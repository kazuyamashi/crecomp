==> flow/design.v <==
module adder(
  input             clk,
  input             rst,
  input      [15:0] val_a,
  input      [15:0] val_b,
  output reg [31:0] result
);
always @(posedge clk) begin
  if(rst)
    result <= 0;
  else
    result <= val_a + val_b;
end
endmodule
From RTL to reports: adder
Tool output for the design above, in the order of the flow.
Line numbers count from 1 in the design file above.
Library cell names are shortened.
A cell with n/a has no value.

inputs
  top = adder
  clock input = clk
  standard-cell library = sky130hd
  library corner = tt_025C_1v80

Elaborated design
Source: Yosys, flattened and elaborated, memories not mapped. Widths are those after wreduce; folded enables and synchronous resets count as part of the registers. Registers that Yosys merges into a memory's read port (data or address) are not register bits. Print and check cells do not count. Equal cells are merged and count once.

cells by class
  add/subtract/negate cells = 1
  $mul = 0
  div/mod/pow operators = 0
  $lt $le $gt $ge = 0
  equal/unequal tests = 0
  shifts and indexed selects = 0
  mux-type cells = 0
  bitwise operators = 0
  reductions and logical operators = 0

operator list
  cell                                       number
  16-bit by 16-bit adder with 17-bit output  1

storage and ports
  register bits after elaboration = 32
  bits in latches = 0
  memory bits (writable) = 0
  memory bits (read-only) = 0
  clocked read ports x word width = 0
  memories kept = 0
  input bits = 34
  output and inout port bits = 32
  word-level cells = 2

Logic depth
Yosys ltp: most cells in a row. Word level: on the elaborated netlist, between registers, memories and ports. Mapped: between sequential cells and ports; inverters and the memories' decode and read muxes count.

depth
  depth in word-level cells = 1
  ABC_AREA = 0
  depth in mapped cells = 7
  mapped depth without buffers = 7

After synthesis
Source: synth_stat.txt of the flow (Yosys; design flattened, memories mapped). It holds for the ABC_AREA given above (unset counts as 0); a run with the other value may have another netlist.
Totals and module areas in this step are rounded.

mapped netlist
  cells in the netlist = 166
  synthesis area = 1,360 um^2
  area of sequential cells = 340 um^2
  mapped flip-flops = 17
  buffer cells = 20

cells by type
  type       number  total area (um^2)
  dfxtp_1    17      340.326
  ha_1       16      200.192
  buf_4      15      112.608
  a21oi_1    15      75.072
  nor2_1     19      71.318
  a21o_1     6       45.043
  nand2_1    10      37.536
  nor2b_1    6       37.536
  mux2_2     3       33.782
  xnor2_1    3       26.275
  a31oi_1    4       25.024
  o21ai_0    5       25.024
  fa_1       1       20.019
  nor3_1     4       20.019
  nand4_1    3       18.768
  xor2_1     2       17.517
  a2111oi_2  1       15.014
  a311oi_2   1       15.014

Other cell types: 23; their cells: 35.

Worst setup path after synthesis
Path of least setup slack by OpenSTA after synthesis, without wires, with an ideal clock, recovery checks aside; 20% of the period is set as input and as output delay. Where synthesis merged equal registers, the netlist keeps one of their names.

timing path after synthesis
  kind = input to register
  from = input port val_a[0]
  to = register result[14]
  period = 4,530 ps
  external input delay = 906 ps
  setup time = 123 ps
  launch time at the first pin = 906 ps
  data arrival time = 2,716 ps
  required time = 4,407 ps
  setup slack = 1,690 ps
  delay of the path = 1,933 ps
  stages on the path = 7
  path buffers = 0
  period reached after synthesis = 2,840 ps

"delay of the path" = arrival - input delay + setup time.
"stages on the path" counts driving pins, that of a launching flip-flop among them; a cell with two outputs on the path counts twice.
"period reached after synthesis" = period - worst setup slack (recovery checks aside). The figure is calculated, with input and output delays left at 20% of the set period.
Between the ends stands the longest chain of elaborated cells between them, by number of cells; it is not shown to be the way that was timed. Of several equally long chains one is given.
A line is the first line of the expression or statement that the cell stems from. Yosys adds cells for indexed reads and writes and turns some case tables into memories.

on the way, after synthesis
  path through = ha_1 -> fa_1 -> a21o_1 -> a311oi_2 -> nor2_1 -> a311oi_1 -> mux2_1
  length of the longest elaborated chain = 1
  elaborated cells on any way between the ends = 1
  source lines of those cells = 1
  classes of those cells = 1 x add/sub

ends and longest elaborated chain, after synthesis
  element                                    line  RTL
  start: declaration                         4     input      [15:0] val_a,
  16-bit by 16-bit adder with 17-bit output  12    result <= val_a + val_b;
  end: assignment                            10    result <= 0;
  end: assignment                            12
  end: declaration                           6     output reg [31:0] result

Path in the finished layout
Path of least setup slack in the final report of run 2 (OpenROAD, finished layout, wires in). Where an end is a register, its clock arrival counts in the times.
The report prints the path's times to 10 ps; the period is as set.

timing path post-layout
  kind = input to register
  from = input port val_a[0]
  to = register result[14]
  period = 4,930 ps
  external input delay = 990 ps
  setup time = 110 ps
  launch time at the first pin = 990 ps
  data arrival time = 3,440 ps
  required time = 5,070 ps
  setup slack = 1,630 ps
  stages on the path = 8
  path buffers = 1

Between the ends stands the longest chain of elaborated cells between them, by number of cells; it is not shown to be the way that was timed. Of several equally long chains one is given.

on the way, post-layout
  path through = clkdlybuf4s50_1 -> ha_1 -> fa_1 -> a21o_1 -> a311oi_2 -> nor2_1 -> a311oi_1 -> mux2_1
  length of the longest elaborated chain = 1
  elaborated cells on any way between the ends = 1
  source lines of those cells = 1
  classes of those cells = 1 x add/sub

ends and longest elaborated chain, post-layout
  element                                    line  RTL
  start: declaration                         4     input      [15:0] val_a,
  16-bit by 16-bit adder with 17-bit output  12    result <= val_a + val_b;
  end: assignment                            10    result <= 0;
  end: assignment                            12
  end: declaration                           6     output reg [31:0] result

## Implementation results

Below are 2 stored runs of the flow (Yosys, OpenROAD; platform sky130hd) on adder, each with its settings and what was measured, unordered. Constraints: input delay and output delay 20% of the set period each, output load 0.01 pF.
"period achieved" means the clock period less the worst setup slack. The figure is calculated, with input and output delays left at 20% of the set period.
"worst setup path time" is the time allowed to the run's worst setup path (the clock period less input and output delay, where it has them) less its slack. Clock arrival times count: a late capture clock shortens it, a late launch clock lengthens it.
"total power after layout" is the tool's figure for a default switching activity; nothing was simulated.
"worst setup path time" is given in steps of 10 ps.
Values from the reports are rounded here.
Settings: - = not set for that run.
Results: - = not shown.

name                                    run 1  run 2
period_ns                               4.62   4.93
CORE_UTILIZATION                        53     19
PLACE_DENSITY                           0.43   -
HOLD_SLACK_MARGIN                       -0.06  0.14
CORE_MARGIN                             5      2
CELL_PAD_IN_SITES_GLOBAL_PLACEMENT      1      -
ABC_AREA                                0      -
GPL_ROUTABILITY_DRIVEN                  1      1
CTS_CLUSTER_SIZE                        98     -
CAP_MARGIN                              20     20
SLEW_MARGIN                             20     0
SETUP_SLACK_MARGIN                      -      1.02
PLACE_DENSITY_LB_ADDON                  -      0.12
GPL_TIMING_DRIVEN                       -      1
CTS_CLUSTER_DIAMETER                    -      263
MAX_ROUTING_LAYER                       -      met4
total power after layout (µW)           -      460
worst setup path time (ps)              -      2,310
worst setup path kind                   -      input to register
utilization                             -      0.284
smallest hold slack (ps)                -      1,430
Yosys chip area after synthesis (um^2)  -      1,360
std-cell area (final layout) (um^2)     -      1,950
worst setup slack after layout (ps)     -      1,630
total negative slack (ps)               -      0
period achieved (ps)                    -      3,295
full die area (um^2)                    -      7,850

Run 1: unfinished; error GPL-0301 in placement
