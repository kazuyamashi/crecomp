==> flow/design.v <==
`timescale 1ns / 1ps
module sonic_sensor(
	input clk,
	input rst,
	input req,
	output [0:0] busy,
	inout sig,
	output finish,
	output [31:0] out_data
);
	parameter STATE_INIT 			= 0,
				 STATE_IDLE 			= 1,
				 STATE_OUT_SIG 		= 2,
				 STATE_OUT_END 		= 3,
				 STATE_WAIT750 		= 4,
				 STATE_IN_SIG_WAIT 	= 5,
				 STATE_IN_SIG 			= 6,
				 STATE_IN_SIG_END 	= 7,
				 STATE_WAIT200 		= 8,
				 STATE_PROCESS_END	= 9;
	reg [3:0] state;
	reg [31:0] echo;
	reg [32:0] counter;
	reg [31:0] result;
	wire count_5u;
	wire count_750u;
	wire count_200u;
	wire echo_fl;
	reg busy_reg;
	reg finish_reg;
	assign count_5u = counter == 499;
	assign count_750u = counter == 74998;
	assign count_200u = counter == 19999;
	assign echo_fl = (echo == 1850000)? 1 : 0;  
	assign sig = (state == STATE_OUT_SIG)? 1 : 1'bZ;
	assign busy = busy_reg;
	assign finish = finish_reg;
	always @(posedge clk)
	begin
		if(rst) begin
			busy_reg <= 0;
			finish_reg <= 0;
		end
		else
			case(state)
				STATE_INIT: begin
					busy_reg <= 0;
					finish_reg <= 0;
				end
				STATE_IDLE: begin
					if(req)
						busy_reg <= 1;
					else begin
						busy_reg <= 0;
						finish_reg <= 0;
					end
				end
				STATE_PROCESS_END: begin
					busy_reg <= 0;
					finish_reg <= 1;
				end
			endcase
		end
	always @(posedge clk)
	begin
		if(rst)
			state <= 0;
		else case(state)
			STATE_INIT: 		 				state <= STATE_IDLE;
			STATE_IDLE: 	if(req)			state <= STATE_OUT_SIG;
			STATE_OUT_SIG:if(count_5u) 	state <= STATE_OUT_END;
			STATE_OUT_END:						state <= STATE_WAIT750;
			STATE_WAIT750:if(count_750u) 	state <= STATE_IN_SIG_WAIT;
			STATE_IN_SIG_WAIT:				state <= STATE_IN_SIG;
			STATE_IN_SIG:begin
				if(echo_fl || sig == 0) 	state <= STATE_IN_SIG_END;
			end
			STATE_IN_SIG_END:					state <= STATE_WAIT200;
			STATE_WAIT200:if(count_200u)	state <= STATE_PROCESS_END;
			STATE_PROCESS_END:				state <= STATE_IDLE;
			default: state <= STATE_INIT;
		endcase
	end
	always @(posedge clk)
	begin
		if(rst)
			counter <= 0;
		else 
			case(state)
				STATE_OUT_SIG: counter <= counter + 1;
				STATE_WAIT750: counter <= counter + 1;
				STATE_IN_SIG : counter <= counter + 1;
				STATE_WAIT200: counter <= counter + 1;
				default: counter <= 0;
			endcase	
	end
	always @(posedge clk)
	begin
		if(rst) 
			echo <= 0;
	else if(state == STATE_IN_SIG)begin
			echo <= echo + 1;
		end
	else if (state == STATE_PROCESS_END)
		echo <= 0;
	end
	always @(posedge clk)begin
		if(rst)
			result <= 0;
		else if(state == STATE_PROCESS_END)
			result <= echo;
	end
	assign out_data = result[31:0];
endmodule
=== Step by step through the tools: sonic_sensor ===
What the tools print for sonic_sensor, step after step.
Lines are those of the file above, counted from 1.
Library cell names are shortened.
Not given: n/a

* Top: sonic_sensor
* Clock input: clk
* Library: sky130hd
* Timing corner: tt_025C_1v80

=== Word-level counts ===
Counts by Yosys on the flattened word-level netlist (proc, flatten, opt, wreduce; memories kept). Register bits leave out memories and registers merged into their read ports (data or address). Print and check cells are left out. Cells with the same type and inputs are merged into one.

* Word-level cells: 53
* Bits in registers: 103
* Input bits: 3

* Reductions and logical operators: 10
* Add/subtract/negate cells: 2
* Equal/unequal tests: 19
* Bitwise operators: 2
* Mux-type cells: 14

{| class="wikitable"
|+ Operators with widths
! cell !! number
|-
| 2-to-1 mux 32 bit || 2
|-
| case mux 4 bit (select 9 bit) || 1
|-
| adder 33 x 1 -> 33 bit with constant B || 1
|-
| equality test 33 x 15 -> 1 bit with constant B || 1
|-
| equality test 33 x 17 -> 1 bit with constant B || 1
|-
| equality test 33 x 9 -> 1 bit with constant B || 1
|-
| adder 32 x 1 -> 32 bit with constant B || 1
|-
| equality test 32 x 21 -> 1 bit with constant B || 1
|-
| 2-to-1 mux 4 bit || 5
|-
| equality test 4 x 3 -> 1 bit with constant B || 4
|-
| != test 2 bit with constant B || 6
|-
| equality test 4 x 2 -> 1 bit with constant B || 2
|-
| equality test 4 bit with constant B || 2
|-
| AND reduction 5 bit || 1
|-
| nonzero test 2 bit || 2
|-
| OR reduction 2 bit || 2
|-
| equality test 4 x 1 -> 1 bit with constant B || 1
|-
| zero test 4 bit || 1
|-
| OR reduction 4 bit || 1
|-
| 2-to-1 mux 1 bit || 4
|-
| nonzero test 3 bit || 1
|-
| case mux 1 bit (select 3 bit) || 1
|-
| NOT 1 bit || 2
|-
| AND reduction 2 bit || 1
|-
| case mux 1 bit (select 2 bit) || 1
|-
| logical OR 1 bit || 1
|}

=== Logic depth ===
Depth = most cells in a row (Yosys ltp): at word level without a register or memory, in the mapped netlist without a sequential cell, where the memories' decode and read muxes count.

* Depth in word-level cells: 6
* ABC_AREA: 1
* Depth in mapped cells: 10
* Depth with buffers taken out: 10

=== Synthesis result ===
The flow's flattened synthesis, as Yosys stat reports it; memories are mapped. The netlist is that of the ABC_AREA named above (0 if unset); the other value can give another one.
The area totals of this step are shown rounded.

* Flip-flop cells: 109
* Cell count: 809
* Mapped area: 0.00548 mm^2

{| class="wikitable"
|+ Cell types
! type !! number
|-
| dfxtp_1 || 109
|-
| nand2_1 || 170
|-
| nor2_1 || 136
|-
| a21oi_1 || 58
|-
| inv_1 || 77
|-
| o21ai_0 || 56
|-
| nand3_1 || 48
|-
| nor2_4 || 11
|-
| nand4_1 || 19
|-
| nor3_1 || 22
|-
| nor2_2 || 11
|-
| nand2_2 || 10
|-
| clkbuf_1 || 14
|-
| ha_1 || 4
|-
| inv_2 || 13
|-
| nand3_2 || 4
|-
| xor2_1 || 4
|-
| nor3_4 || 2
|}

Not listed: further types 22, cells in them 41.

=== Path before layout ===
Path of least setup slack by OpenSTA after synthesis, without wires, with an ideal clock, recovery checks aside; 20% of the period is set as input and as output delay. Where synthesis merged equal registers, the netlist keeps one of their names.

* Kind: reg2reg
* From: reg counter[1]
* To: reg counter[18]
* Arrival: 1.335 ns
* Buffers on the path: 0
* Stages on the path: 10
* Clock period: 3.06 ns
* Delay of the path: 1.452 ns
* Library setup time: 0.117 ns
* Slack: 1.608 ns
* Period reached after synthesis: 1.452 ns

"delay of the path" is the arrival time less input delay plus setup time.
"stages on the path" counts driving pins, that of a launching flip-flop among them; a cell with two outputs on the path counts twice.
"period reached after synthesis" is the clock period less the worst setup slack; recovery checks do not enter. This is arithmetic on one report: input and output delays are still those of the set period (20% each).
The rows between start and end are the longest chain of elaborated cells between them; the timing report does not say that the signal goes this way. Where chains are equally long, one stands for them.
A line is the first line of the expression or statement that the cell stems from. Yosys adds cells for indexed reads and writes and turns some case tables into memories.
A register here has more assigning lines than the two given.

* Cell sequence: dfxtp_1 ha_1 nand2_2 nor2_4 inv_2 nor2_4 nand2_2 nor2_1 xor2_1 nor2_1
* Cells in the longest elaborated chain: 1
* Elaborated cells between the ends (all ways): 1
* Those cells by class: add/sub (1)

{| class="wikitable"
|+ RTL lines, path post-synthesis
! what !! line !! RTL
|-
| start: declaration || 23 || <nowiki>reg [32:0] counter;</nowiki>
|-
| start: assignment || 90 || <nowiki>STATE_OUT_SIG: counter <= counter + 1;</nowiki>
|-
| start: assignment || 91 || <nowiki>STATE_WAIT750: counter <= counter + 1;</nowiki>
|-
| adder 33 x 1 -> 33 bit || 93 || <nowiki>STATE_WAIT200: counter <= counter + 1;</nowiki>
|-
| end: assignment || 92 || <nowiki>STATE_IN_SIG : counter <= counter + 1;</nowiki>
|-
| end: assignment || 93 ||
|-
| end: declaration || 23 ||
|}

=== Timing after layout ===
Path of least setup slack in the final report of entry A (OpenROAD, finished layout, wires in). Where an end is a register, its clock arrival counts in the times.

* Kind: in2reg
* From: in rst
* To: reg result[27]
* Library setup time: 0.13 ns
* Clock period: 2.79 ns
* Stages on the path: 6
* Buffers on the path: 3
* Arrival: 2.18 ns
* Slack: 0.85 ns

* Cell sequence: clkdlybuf4s50_1 buf_2 clkinv_1 clkbuf_1 o21ai_0 a21oi_1

{| class="wikitable"
|+ RTL lines, path after layout
! what !! line !! RTL
|-
| start: declaration || 4 || <nowiki>input rst,</nowiki>
|-
| end: assignment || 109 || <nowiki>result <= 0;</nowiki>
|-
| end: assignment || 111 || <nowiki>result <= echo;</nowiki>
|-
| end: declaration || 24 || <nowiki>reg [31:0] result;</nowiki>
|}

No chain of elaborated cells between the ends is given.

Memo
Re: implementation data of sonic_sensor

Record of 2 stored runs of the RTL-to-layout flow on sonic_sensor, platform sky130hd. The runs are unordered. Constraints: input delay and output delay 20% of the set period each, output load 0.01 pF.
By "achieved clock period" is meant the clock period of the run minus its worst setup slack. This is arithmetic on one report: input and output delays are still those of the set period (20% each).
By "worst setup path time" is meant the share of the clock period that the worst setup path is allowed (20% is reserved at inputs, 20% at outputs), minus its slack. Clock arrival times at its registers enter into it.
"power": no workload was simulated; the value follows from the tool's default switching activity.
The results are shown rounded.

Entry A
==> flow/run.sh <==
#!/bin/bash
# the make line also repeats the synthesis and layout settings of config.mk as NAME=value (left out here)
make -C /OpenROAD-flow-scripts/flow DESIGN_CONFIG=/design/flow/config.mk WORK_HOME=/design/flow/orfs CLKGATE_MAP_FILE= finish
==> flow/config.mk <==
export PLATFORM = sky130hd
export DESIGN_NAME = sonic_sensor
export DESIGN_NICKNAME = sonic_sensor
export VERILOG_FILES = /design/flow/design.v
export SDC_FILE = /design/flow/constraint.sdc
export NUM_CORES = 4
export LEC_CHECK = 0
export ABC_AREA = 1
export CAP_MARGIN = 20
export CELL_PAD_IN_SITES_GLOBAL_PLACEMENT = 0
export CORE_ASPECT_RATIO = 0.9
export CORE_MARGIN = 3
export CORE_UTILIZATION = 63
export GPL_ROUTABILITY_DRIVEN = 0
export GPL_TIMING_DRIVEN = 0
export PLACE_DENSITY_LB_ADDON = 0.23
export SETUP_SLACK_MARGIN = 0.54
export SLEW_MARGIN = 40
==> flow/constraint.sdc <==
create_clock -name core_clock -period 2.79 [get_ports {clk}]
set_input_delay 0.5580 -clock core_clock [delete_from_list [all_inputs] [get_ports {clk}]]
set_output_delay 0.5580 -clock core_clock [all_outputs]
set_load 0.01 [all_outputs]

==> results of entry A <==
chip area after synthesis (Yosys): 0.00548 mm^2
die area: 0.00985 mm^2
standard-cell area of the final layout: 0.00619 mm^2
utilization: 0.749
worst setup slack after layout: 0.850 ns
total negative slack: 0.000 ns
worst hold slack: 0.438 ns
power: 2630 µW
achieved clock period: 1.940 ns
worst setup path time: 1.38 ns
worst setup path kind: in2reg

Entry B
==> flow/run.sh <==
#!/bin/bash
# the make line also repeats the synthesis and layout settings of config.mk as NAME=value (left out here)
make -C /OpenROAD-flow-scripts/flow DESIGN_CONFIG=/design/flow/config.mk WORK_HOME=/design/flow/orfs CLKGATE_MAP_FILE= finish
==> flow/config.mk <==
export PLATFORM = sky130hd
export DESIGN_NAME = sonic_sensor
export DESIGN_NICKNAME = sonic_sensor
export VERILOG_FILES = /design/flow/design.v
export SDC_FILE = /design/flow/constraint.sdc
export NUM_CORES = 4
export LEC_CHECK = 0
export ABC_AREA = 1
export CAP_MARGIN = 20
export CELL_PAD_IN_SITES_DETAIL_PLACEMENT = 1
export CORE_MARGIN = 3
export CORE_UTILIZATION = 69
export CTS_CLUSTER_SIZE = 69
export GPL_ROUTABILITY_DRIVEN = 0
export PLACE_DENSITY_LB_ADDON = 0.07
export SETUP_SLACK_MARGIN = 0.47
export SLEW_MARGIN = 40
==> flow/constraint.sdc <==
create_clock -name core_clock -period 2.06 [get_ports {clk}]
set_input_delay 0.4120 -clock core_clock [delete_from_list [all_inputs] [get_ports {clk}]]
set_output_delay 0.4120 -clock core_clock [all_outputs]
set_load 0.01 [all_outputs]

==> results of entry B <==
did not finish, placement stopped with DPL-0033
